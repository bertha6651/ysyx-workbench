==> flow/design.v <==
module lab02Streaminglight(
  input clk,
  input rst,
  output reg [15:0] led
);
  reg [31:0] count;
  always @(posedge clk) begin
    if (rst) begin led <= 1; count <= 0; end
    else begin
      if (count == 0) led <= {led[14:0], led[15]};
      count <= (count >= 5000000 ? 32'b0 : count + 1);
    end
  end
endmodule
Step by step through the tools: lab02Streaminglight
Tool output for the design above, in the order of the flow.
Line numbers count from 1 in the design file above.
Operators carry their Yosys type and port widths (W data, S select, Z words).
Cell names lack the library's common part.
{ "inputs": {"design": "lab02Streaminglight", "clock_port": "clk", "lib": "sky130hd", "corner": "tt_025C_1v80"} }

After elaboration
Source: Yosys, flattened and elaborated, memories not mapped. Widths are those after wreduce. Registers that Yosys merges into a memory's read port (data or address) are not register bits. Print and check cells do not count. Equal cells are merged and count once.
{ "classes": {"n_addsub": 1, "n_cmp": 1, "n_reduce_logical": 2} }
{ "ops": {"columns": ["operator", "count"], "rows": [
  ["$add A32 B1 Y32 const B", 1],
  ["$ge A32 B23 Y1 const B", 1],
  ["$logic_not A32 Y1", 1],
  ["$reduce_or A2 Y1", 1]
]} }
{ "word_totals": {"regBits": 48, "out_inout_bits": 16} }

Logic depth
Yosys ltp: most cells in a row. Word level: on the elaborated netlist, between registers, memories and ports. Mapped: between sequential cells and ports; inverters and the memories' decode and read muxes count.
{ "depth": {"word_depth": 2, "ABC_AREA": 0, "mapped_depth": 7, "mapped_depth_nobuf": 6} }

Synthesis result
Source: synth_stat.txt of the flow (Yosys; design flattened, memories mapped). It holds for the ABC_AREA given above (unset counts as 0); a run with the other value may have another netlist.
Totals and module areas in this step are rounded.
{ "by_type": {"columns": ["cell", "count", "area_total_um2"], "rows": [
  ["dfxtp_1", 48, 960.922],
  ["mux2i_1", 16, 160.154],
  ["nor3_1", 22, 110.106],
  ["nand2b_1", 16, 100.096],
  ["xnor2_1", 10, 87.584],
  ["a211oi_1", 7, 52.55],
  ["nor4_1", 6, 37.536],
  ["nand3_1", 7, 35.034],
  ["nand4_1", 5, 31.28],
  ["or3_1", 5, 31.28],
  ["nand2_1", 8, 30.029],
  ["or4_1", 4, 30.029],
  ["clkbuf_1", 7, 26.275],
  ["xor2_1", 3, 26.275],
  ["ha_1", 2, 25.024],
  ["o21ai_0", 5, 25.024],
  ["nor2_1", 6, 22.522],
  ["o31ai_1", 3, 22.522]
]} }
Other cell types: 16; their cells: 24.
{ "synth_totals": {"mapped_cells": 204, "synth_area_um2": 1980, "seqArea_um2": 961, "flip_flops": 48, "buf_cells": 11} }

Path before layout
OpenSTA on the mapped netlist: ideal clock, no wires. The path of least setup slack (recovery checks aside). Input and output delay are each 20% of the period. Register names are those of the netlist, which keeps one name where synthesis merged equal registers.
{ "synth_path": {"path_kind": "register to register", "from": "reg count[3]", "to": "reg count[19]", "tclk_ps": 2700, "launch_ps": 0, "arrival_ps": 1911, "required_ps": 2614, "slack_ps": 703, "path_delay_ps": 1997, "path_stages": 6, "n_path_buf": 1, "period_less_setup_slack_ps": 1997} }
"path_delay_ps" is the arrival time less input delay plus setup time.
"path_stages" counts driving pins, that of a launching flip-flop among them; a cell with two outputs on the path counts twice.
"period_less_setup_slack_ps" is the clock period less the worst setup slack; recovery checks do not enter. This is arithmetic on one report: input and output delays are still those of the set period (20% each).
Between the ends stands the longest chain of elaborated cells between them, by number of cells; it is not shown to be the way that was timed. Of several equally long chains one is given.
A line is the first line of the expression or statement that the cell stems from. Yosys adds cells for indexed reads and writes and turns some case tables into memories.
{ "synth_between": {"path_cell_list": "dfxtp_1 > nand4_4 > or4_1 > buf_2 > or4_1 > a211oi_1", "elab_chain_cells": 2} }
{ "synth_rtl": {"columns": ["element", "line", "source"], "rows": [
  ["start, declared", 6, "reg [31:0] count;"],
  ["start, assigned", 8, "if (rst) begin led <= 1; count <= 0; end"],
  ["start, assigned", 11, "count <= (count >= 5000000 ? 32'b0 : count + 1);"],
  ["$ge A32 B23 Y1", 11, null],
  ["$reduce_or A2 Y1", null, null],
  ["end, assigned", 8, null],
  ["end, assigned", 11, null],
  ["end, declared", 6, null]
]} }

Worst path after layout
From the final timing report of entry B: the path of least setup slack in the routed layout; clock arrival at registers is part of the times.
The report prints the path's times to 10 ps; the period is as set.
{ "layout_path": {"path_kind": "register to register", "from": "reg count[4]", "to": "reg count[19]", "tclk_ps": 1670, "launch_ps": 310, "arrival_ps": 2090, "required_ps": 1920, "slack_ps": -180, "path_stages": 6, "n_path_buf": 1} }
Between the ends stands the longest chain of elaborated cells between them, by number of cells; it is not shown to be the way that was timed. Of several equally long chains one is given.
{ "layout_between": {"path_cell_list": "dfxtp_4 > nand4_4 > or4_4 > buf_6 > or4_4 > a211oi_2", "elab_chain_cells": 2} }
{ "layout_rtl": {"columns": ["element", "line", "source"], "rows": [
  ["start, declared", 6, "reg [31:0] count;"],
  ["start, assigned", 8, "if (rst) begin led <= 1; count <= 0; end"],
  ["start, assigned", 11, "count <= (count >= 5000000 ? 32'b0 : count + 1);"],
  ["$ge A32 B23 Y1", 11, null],
  ["$reduce_or A2 Y1", null, null],
  ["end, assigned", 8, null],
  ["end, assigned", 11, null],
  ["end, declared", 6, null]
]} }

Module lab02Streaminglight, platform sky130hd: 2 stored runs of the flow (Yosys, OpenROAD) with differing settings, in no particular order. Input and output delays are each 20% of the period that was set; the output load is 0.01 pF.
"period_less_ws_ps": clock period set for the run, less the worst setup slack. It is reckoned from that one timing run; input and output delays stay at 20% of the period that was set.
"worstPathTime_ps": the worst setup path's part of the clock period (all of it between registers, 20% less for each end at a port) less its slack. A launch clock that arrives late makes it longer, a capture clock that arrives late makes it shorter.
"worstPathTime_ps" is known to 10 ps.
The results are shown rounded.
[
  {
    "run": "entry A",
    "settings": { "period_ns": 1.37, "CORE_UTILIZATION": 45, "PLACE_DENSITY": 0.51, "CORE_ASPECT_RATIO": 0.92, "CORE_MARGIN": 5, "CELL_PAD_IN_SITES_DETAIL_PLACEMENT": 1, "TNS_END_PERCENT": 90, "GPL_TIMING_DRIVEN": 1, "GPL_ROUTABILITY_DRIVEN": 0, "CTS_CLUSTER_SIZE": 90, "CAP_MARGIN": 0, "SLEW_MARGIN": 20 },
    "outcome": "unfinished; error DPL-0033 in routing"
  },
  {
    "run": "entry B",
    "settings": { "period_ns": 1.67, "CORE_UTILIZATION": 40, "SETUP_SLACK_MARGIN": 0.48, "PLACE_DENSITY": 0.73, "CELL_PAD_IN_SITES_GLOBAL_PLACEMENT": 0, "GPL_TIMING_DRIVEN": 0, "GPL_ROUTABILITY_DRIVEN": 0, "CTS_CLUSTER_DIAMETER": 304, "MAX_ROUTING_LAYER": "met4", "CAP_MARGIN": 20, "CORE_MARGIN": 2, "SLEW_MARGIN": 20 },
    "results": { "setupTns_ps": -737, "worst_setup_slack_ps": -180, "holdWs_ps": 506, "die_um2": 5530, "worstPathTime_ps": 1850, "worst_path_kind": "register to register", "synth_chip_area_um2": 1980, "period_less_ws_ps": 1850, "post_route_stdcell_area_um2": 2940 }
  }
]
