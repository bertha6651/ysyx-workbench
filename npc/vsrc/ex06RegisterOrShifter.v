==> flow/design.v <==
module ex06RegisterOrShifter(
    input clk,
    output reg [7:0] radom ,
    output [7:0] seg01,seg02
);
radomNumGenerator step01(
    .clk(clk),
    .radom(radom),
    .seg01(seg01),
    .seg02(seg02)
);
endmodule
module radomNumGenerator  
(
    input clk,
    output reg [7:0] radom,
    output [7:0] seg01,seg02
) ;
    wire temp;
    assign temp=radom[4]^radom[3]^radom[2]^radom[0]; 
    always @(posedge clk) begin
        if(radom==8'b0) begin
            radom<=8'b1;
        end
        else begin
            radom<={temp,radom[7:1]};
        end
    end
    bcd15seg seg1(
        .b(radom[3:0]),
        .h(seg01[7:0])
    );
    bcd15seg seg2(
        .b(radom[7:4]),
        .h(seg02[7:0])
    );
endmodule
module bcd15seg 
(  
  input  [3:0] b,  
  output reg [7:0] h  
);  
always @(*) begin  
    case(b)  
        4'h0: h = ~8'b11111101;  
        4'h1: h = ~8'b01100000;  
        4'h2: h = ~8'b11011010;  
        4'h3: h = ~8'b11110010;  
        4'h4: h = ~8'b01100110;  
        4'h5: h = ~8'b10110110;  
        4'h6: h = ~8'b10111110;  
        4'h7: h = ~8'b11100000;   
        4'h8: h = ~8'b11111110;  
        4'h9: h = ~8'b11110110;  
        4'hA: h = ~8'b11101110;  
        4'hB: h = ~8'b11111110;  
        4'hC: h = ~8'b10011100;  
        4'hD: h = ~8'b11111100;  
        4'hE: h = ~8'b10011110;  
        4'hF: h = ~8'b10001110;  
        default: h = 8'b00000010;  
    endcase  
end  
endmodule
Reports on ex06RegisterOrShifter

Tool output for the design above, in the order of the flow.
Lines are those of the file above, counted from 1.
Operators carry their Yosys type and port widths (W data, S select, Z words).
A cell with n/a has no value.

Design top: ex06RegisterOrShifter
Clock: clk
Library: sky130hd
Corner: tt_025C_1v80

Elaborated design

Source: Yosys, flattened and elaborated, memories not mapped. Widths are those after wreduce. Print and check cells do not count. Equal cells are merged and count once.
Memory sizes are those after Yosys's memory passes, which may raise the word count (mostly to a power of two), join words into wider ones and drop unused or constant bits.

Add/sub/neg operators: 0
Multiply operators: 0
Divide/modulo/power cells: 0
$lt $le $gt $ge: 0
Equality and inequality tests: 0
Shifts and indexed selects: 0
Muxes and demuxes: 2
Bitwise operators: 3
Reductions and logical operators: 1

Operator list:

| kind             | count |
| $logic_not A8 Y1 | 1 |
| $mux W4          | 2 |
| $xor A1 B1 Y1    | 3 |

Register bits: 8
Latch bits: 0
RAM bits: 0
Bits in read-only memories: 256
Word width x clocked read ports: 16
Memories: 2
Input bits: 1
Word-level cells: 9

Memories:

| name             | depth | width | rd ports | wr ports | RTL line | RTL |
| (name not given) | 16    | 8     | 1        | 0        | 44       | `case(b)` |
| (name not given) | 16    | 8     | 1        | 0        | 44       |  |

Logic depth

Longest topological path by Yosys (ltp), each cell counted once; first at word level (registers and memories cut), then after technology mapping (sequential cells cut; the memories' decode and read muxes count).

Word-level depth: 4
ABC_AREA: 0
Gate-level depth with buffers: 7
Gate-level depth less buffers: 7

Mapped cells and area

The flow's flattened synthesis, as Yosys stat reports it; memories are mapped. The netlist is that of the ABC_AREA named above (0 if unset); the other value can give another one.
Totals and module areas in this step are rounded.

Cell count: 99
Synthesis area: 0.00102 mm²
Area of sequential cells: 0.00048 mm²
Flip-flops: 24
Buffers: 12

Cell types:

| cell type                      | count |
| sky130_fd_sc_hd__dfxtp_1       | 24 |
| sky130_fd_sc_hd__ha_1          | 12 |
| sky130_fd_sc_hd__mux4_2        | 2 |
| sky130_fd_sc_hd__clkbuf_1      | 9 |
| sky130_fd_sc_hd__xor2_2        | 2 |
| sky130_fd_sc_hd__mux2i_1       | 3 |
| sky130_fd_sc_hd__nand2_1       | 8 |
| sky130_fd_sc_hd__inv_1         | 7 |
| sky130_fd_sc_hd__nor2_1        | 7 |
| sky130_fd_sc_hd__o21ai_0       | 5 |
| sky130_fd_sc_hd__dlygate4sd1_1 | 2 |
| sky130_fd_sc_hd__xnor2_1       | 2 |
| sky130_fd_sc_hd__a21oi_1       | 3 |
| sky130_fd_sc_hd__nand3b_1      | 2 |
| sky130_fd_sc_hd__o22ai_1       | 2 |
| sky130_fd_sc_hd__mux2_2        | 1 |
| sky130_fd_sc_hd__a22o_1        | 1 |
| sky130_fd_sc_hd__o211ai_1      | 1 |

Not listed: further types 6, cells in them 6.
By module: a second synthesis without flattening, with its own total; a netlist apart from the flattened one above.

Cell total of the unflattened synthesis: 76
Area total of the unflattened synthesis: 0.000683 mm²

Rows give one instance, submodules left out.

By module:

| module                | times used | cells | area (mm²) | sequential area (mm²) |
| bcd15seg              | 2          | 28    | 0.000228   | 0 |
| radomNumGenerator     | 1          | 20    | 0.000228   | 0.00016 |
| ex06RegisterOrShifter | 1          | 0     | 0          | 0 |

Worst setup path after synthesis

Source: OpenSTA report_checks on the synthesized netlist (no wires, ideal clock, input and output delay 20% of the period each), path of least setup slack; recovery checks are left aside. Register names are those of the netlist, which keeps one name where synthesis merged equal registers.

Path type: reg-to-reg
Start: register step01.radom[3]
End: register (name not given)
Clock period: 2.36 ns
Setup time: 0.134 ns
Time at the first pin: 0.000 ns
Arrival: 1.967 ns
Required time: 2.226 ns
Path slack: 0.258 ns
Path delay: 2.101 ns
Stages on the path: 7
Path buffers: 1
Synthesis period reached: 2.102 ns

"path delay" is the arrival time less input delay plus setup time.
"stages on the path": output pins that drive a net of the path, with the launching flip-flop's if there is one; two outputs of one cell count as two.
"synthesis period reached" is the clock period less the worst setup slack; recovery checks do not enter. This is arithmetic on one report: input and output delays are still those of the set period (20% each).
Between the ends stands the longest chain of elaborated cells between them, by number of cells; it is not shown to be the way that was timed. Of several equally long chains one is given.
Each line given opens the expression or statement behind the cell; cells for indexed reads and writes are added by Yosys, which also makes memories of some case tables.

Cells stage by stage: sky130_fd_sc_hd__dfxtp_1 -> sky130_fd_sc_hd__buf_1 -> sky130_fd_sc_hd__nor2_1 -> sky130_fd_sc_hd__a21oi_1 -> sky130_fd_sc_hd__inv_1 -> sky130_fd_sc_hd__ha_1 -> sky130_fd_sc_hd__mux4_2
Length of the longest elaborated chain: 2
Elaborated cells on any way between the ends: 2
RTL lines with such cells: 1
Those cells by class: mux (1); reduce/logical (1)

RTL lines, path after synthesis:

| element            | RTL line | RTL |
| start: declaration | 16       | `output reg [7:0] radom,` |
| start: assignment  | 23       | `radom<=8'b1;` |
| start: assignment  | 26       | `radom<={temp,radom[7:1]};` |
| $logic_not A8 Y1   | 22       | `if(radom==8'b0) begin` |
| $mux W4            | n/a      |  |

Timing after layout

Path of least setup slack in the final report of flow run A (OpenROAD, finished layout, wires in). Where an end is a register, its clock arrival counts in the times.

Path type: reg-to-reg
Start: register step01.radom[4]
End: register (name not given)
Clock period: 2.61 ns
Setup time: 0.11 ns
Time at the first pin: 0.31 ns
Arrival: 2.38 ns
Required time: 2.82 ns
Path slack: 0.44 ns
Stages on the path: 6
Path buffers: 0

Between the ends stands the longest chain of elaborated cells between them, by number of cells; it is not shown to be the way that was timed. Of several equally long chains one is given.

Cells stage by stage: sky130_fd_sc_hd__dfxtp_1 -> sky130_fd_sc_hd__nor2_1 -> sky130_fd_sc_hd__a21oi_1 -> sky130_fd_sc_hd__inv_1 -> sky130_fd_sc_hd__ha_1 -> sky130_fd_sc_hd__mux4_2
Length of the longest elaborated chain: 2
Elaborated cells on any way between the ends: 2
RTL lines with such cells: 1
Those cells by class: mux (1); reduce/logical (1)

RTL lines, path after layout:

| element            | RTL line | RTL |
| start: declaration | 16       | `output reg [7:0] radom,` |
| start: assignment  | 23       | `radom<=8'b1;` |
| start: assignment  | 26       | `radom<={temp,radom[7:1]};` |
| $logic_not A8 Y1   | 22       | `if(radom==8'b0) begin` |
| $mux W4            | n/a      |  |

Memo
Re: implementation data of ex06RegisterOrShifter

Below are 2 stored runs of the flow (Yosys, OpenROAD; platform sky130hd) on ex06RegisterOrShifter, each with its settings and what was measured, unordered. Constraints: input delay and output delay 20% of the set period each, output load 0.01 pF.
"clock period reached": clock period set for the run, less the worst setup slack. It is reckoned from that one timing run; input and output delays stay at 20% of the period that was set.
By "time on the worst setup path" is meant the share of the clock period that the worst setup path is allowed (20% is reserved at inputs, 20% at outputs), minus its slack. Clock arrival times at its registers enter into it.
By "total power after layout" is meant OpenSTA's value without simulated activity: inputs other than the clock are taken to toggle once in ten clock periods, and the tool carries that through the logic.
Results are given in rounded form.
A setting shown as . is not set for that run.

| item                                  | flow run A | flow run B |
| period_ns                             | 2.61       | 2.66       |
| CORE_UTILIZATION                      | 64         | 40         |
| PLACE_DENSITY_LB_ADDON                | 0.17       | .          |
| CORE_ASPECT_RATIO                     | 1.72       | .          |
| CORE_MARGIN                           | 4          | 2          |
| GPL_ROUTABILITY_DRIVEN                | 1          | .          |
| CTS_CLUSTER_SIZE                      | 14         | .          |
| SLEW_MARGIN                           | 5          | 20         |
| MIN_ROUTING_LAYER                     | met2       | .          |
| MAX_ROUTING_LAYER                     | met5       | .          |
| CAP_MARGIN                            | 20         | 20         |
| SETUP_SLACK_MARGIN                    | .          | 0.32       |
| post-synthesis cell area (mm²)        | 0.00102    | 0.00102    |
| die outline area (mm²)                | 0.00232    | 0.00297    |
| standard-cell area after layout (mm²) | 0.00127    | 0.00129    |
| setup slack of the worst path (ns)    | 0.438      | 0.538      |
| total power after layout (mW)         | 0.527      | 0.549      |
| clock period reached (ns)             | 2.172      | 2.122      |
| time on the worst setup path (ns)     | 2.17       | 2.12       |
| class of the worst setup path         | reg-to-reg | reg-to-reg |
